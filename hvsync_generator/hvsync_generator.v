==> flow/design.v <==
module hvsync_generator(clk, reset, hsync, vsync, display_on, hpos, vpos);
input wire clk;
input wire reset;
output wire hsync, vsync;
output wire display_on;
output reg [8:0] hpos;
output reg [8:0] vpos;
localparam H_DISPLAY    = 256;   
localparam H_BACK       =  23;   
localparam H_FRONT      =   7;   
localparam H_SYNC       =  23;   
localparam V_DISPLAY    = 240;   
localparam V_TOP        =   5;   
localparam V_BOTTOM     =  14;   
localparam V_SYNC       =   3;   
localparam H_SYNC_START = H_DISPLAY + H_FRONT;
localparam H_SYNC_END   = H_DISPLAY + H_FRONT + H_SYNC - 1;
localparam H_MAX        = H_DISPLAY + H_FRONT + H_BACK + H_SYNC - 1;
localparam V_SYNC_START = V_DISPLAY + V_BOTTOM;
localparam V_SYNC_END   = V_DISPLAY + V_BOTTOM + V_SYNC - 1;
localparam V_MAX        = V_DISPLAY + V_BOTTOM + V_SYNC + V_TOP - 1;
wire hmaxxed = (hpos == H_MAX) || reset;
wire vmaxxed = (vpos == V_MAX) || reset;
assign hsync = hpos >= H_SYNC_START && hpos <= H_SYNC_END;
always @(posedge clk)
begin
    if(hmaxxed)
        hpos <=0;
    else
        hpos <= hpos + 1;
end
assign vsync = vpos >= V_SYNC_START && vpos <= V_SYNC_END;
always @(posedge clk)
begin
    if(hmaxxed)
        if(vmaxxed)
            vpos <= 0;
        else   
            vpos <= vpos + 1;
end
assign display_on = (hpos < H_DISPLAY) && (vpos < V_DISPLAY);
endmodule
# Step by step through the tools: hvsync_generator
# What the tools print for hvsync_generator, step after step.
# Line numbers count from 1 in the design file above.
# Cell names lack the library's common part.
# A cell with -- has no value.
# inputs
design	hvsync_generator
clk_port	clk
cell_library	sky130hd
lib_corner	tt_025C_1v80

# After elaboration
# Source: Yosys, flattened and elaborated, memories not mapped. Widths are those after wreduce; folded enables and synchronous resets count as part of the registers. Registers that Yosys merges into a memory's read port (data or address) are not register bits. Print and check cells do not count. Equal cells are merged and count once.
# op_classes
add_sub_neg	2
n_mul	0
n_div	0
n_cmp	6
n_eq	2
shifts	0
n_mux	0
n_logic	0
n_reduce_logical	5
# ops
op	count
9-bit by 1-bit adder with 9-bit output (second input constant)	2
9-bit <= comparator (second input constant)	2
9-bit == test (second input constant)	2
9-bit by 8-bit >= comparator with 1-bit output (second input constant)	1
9-bit by 8-bit less-than comparator with 1-bit output (second input constant)	1
9-bit >= comparator (second input constant)	1
9-bit less-than comparator (second input constant)	1
1-bit logical AND	3
1-bit logical OR	2
# bits
regBits	18
latch_bits	0
mem_bits_rw	0
rom_bits	0
clocked_rd_ports_x_width	0
memories	0
inputBits	2
out_inout_bits	21
wordCells	17

# Logic depth
# Depth = most cells in a row (Yosys ltp): at word level without a register or memory, in the mapped netlist without a sequential cell, where the memories' decode and read muxes count.
# logic_depth
word_depth	2
abc_area	0
ltp_mapped	6
depth_no_buf	5

# After synthesis
# Source: synth_stat.txt of the flow (Yosys; design flattened, memories mapped). It holds for the ABC_AREA given above (unset counts as 0); a run with the other value may have another netlist.
# by_type
cell_type	count	area_total_um2
edfxtp_1	9	270.259
dfxtp_1	9	180.173
ha_1	6	75.072
a21oi_1	8	40.038
nor2_1	10	37.536
or3_1	6	37.536
o21ai_0	7	35.034
xnor2_1	3	26.275
nand3_1	5	25.024
inv_1	6	22.522
nand2_1	6	22.522
nand4_1	3	18.768
xor2_1	2	17.517
nor3b_1	2	15.014
o31ai_1	2	15.014
or4_4	1	11.261
a311o_1	1	10.01
a41o_1	1	10.01
# Not listed: further types 14, cells in them 14.
# mapped
cell_count	101
mapped_area_um2	978.4
seqArea_um2	450.4
ff_cells	18
n_buf	2

# Path before layout
# Path of least setup slack by OpenSTA after synthesis, without wires, with an ideal clock, recovery checks aside; 20% of the period is set as input and as output delay. Where synthesis merged equal registers, the netlist keeps one of their names.
# synth_path
path_type	flip-flop to output port
startpoint	reg hpos[0]
endpoint	out hsync
tclk_ns	2.21
out_delay_ns	0.442
t_first_pin_ns	0.000
t_arrival_ns	1.238
t_required_ns	1.768
slack_ns	0.530
path_delay_ns	1.238
driving_pins	5
path_buffers	0
period_less_setup_slack_ns	1.68
# "path_delay_ns" = arrival - input delay + setup time.
# At an output port there is no setup time.
# "driving_pins": output pins that drive a net of the path, with the launching flip-flop's if there is one; two outputs of one cell count as two.
# "period_less_setup_slack_ns" = period - worst setup slack (recovery checks aside). The figure is calculated, with input and output delays left at 20% of the set period.
# The rows between start and end are the longest chain of elaborated cells between them; the timing report does not say that the signal goes this way. Where chains are equally long, one stands for them.
# A line is the first line of the expression or statement that the cell stems from. Yosys adds cells for indexed reads and writes and turns some case tables into memories.
# synth_between
path_cell_list	dfxtp_1 ha_1 a211oi_1 nand2_1 nor4bb_1
elab_chain_len	2
cone_cells	3
cone_lines	1
cone_classes	2 x compare; 1 x reduce/logical
# synth_rtl
element	line_no	source
start, declared	6	output reg [8:0] hpos;
start, assigned	28	hpos <=0;
start, assigned	30	hpos <= hpos + 1;
9-bit >= comparator	24	assign hsync = hpos >= H_SYNC_START && hpos <= H_SYNC_END;
1-bit logical AND	24
end, declared	4	output wire hsync, vsync;

# Timing after layout
# From the final timing report of entry A: the path of least setup slack in the routed layout; clock arrival at registers is part of the times.
# layout_path
path_type	flip-flop to output port
startpoint	reg vpos[4]
endpoint	out vsync
tclk_ns	1.27
out_delay_ns	0.25
t_first_pin_ns	0.30
t_arrival_ns	1.47
t_required_ns	1.02
slack_ns	-0.45
driving_pins	6
path_buffers	2
# The rows between start and end are the longest chain of elaborated cells between them; the timing report does not say that the signal goes this way. Where chains are equally long, one stands for them.
# layout_between
path_cell_list	edfxtp_1 buf_6 nor4_4 nand3_1 o31ai_2 buf_2
elab_chain_len	2
cone_cells	3
cone_lines	1
cone_classes	2 x compare; 1 x reduce/logical
# layout_rtl
element	line_no	source
start, declared	7	output reg [8:0] vpos;
start, assigned	37	vpos <= 0;
start, assigned	39	vpos <= vpos + 1;
9-bit by 8-bit >= comparator with 1-bit output	32	assign vsync = vpos >= V_SYNC_START && vpos <= V_SYNC_END;
1-bit logical AND	32
end, declared	4	output wire hsync, vsync;

# hvsync_generator through Yosys and OpenROAD on sky130hd: 2 stored runs, unordered, with their settings and measured results. The constraints put input and output delay at 20% of the set period each and load the outputs with 0.01 pF.
# "period_less_ws_ns" is the run's clock period less its worst setup slack. It is reckoned from that one timing run; input and output delays stay at 20% of the period that was set.
# "worst_path_ns" is the time allowed to the run's worst setup path (the clock period less input and output delay, where it has them) less its slack. Clock arrival times count: a late capture clock shortens it, a late launch clock lengthens it.
# "design_power_mw": no workload was simulated; the value follows from the tool's default switching activity.
# Settings: -- = not set for that run.
# Results: -- = not shown.
run name	period_ns	CORE_UTILIZATION	PLACE_DENSITY_LB_ADDON	CORE_MARGIN	ABC_AREA	CTS_CLUSTER_DIAMETER	SLEW_MARGIN	MIN_ROUTING_LAYER	CAP_MARGIN	SETUP_SLACK_MARGIN	PLACE_DENSITY	CELL_PAD_IN_SITES_GLOBAL_PLACEMENT	CELL_PAD_IN_SITES_DETAIL_PLACEMENT	GPL_ROUTABILITY_DRIVEN	MAX_ROUTING_LAYER	post_synth_area_um2	design.die.area_um2	final_cell_area_um2	post_route_util_pct	fin_ws_ns	timing.setup.tns_ns	holdWs_ns	design_power_mw	period_less_ws_ns	worst_path_ns	timing.worst_path_kind
entry A	1.27	34	0.02	9	0	32	30	met1	20	--	--	--	--	--	--	978.4	5133.0	1909.3	69.2	-0.452	-7.158	0.601	1.416	1.722	1.47	flip-flop to output port
entry B	0.935	52	--	2	--	--	35	--	30	0.12	0.45	1	1	1	met5	--	--	--	--	--	--	--	--	--	--	--
# Entry B: unfinished; error GPL-0301 in placement
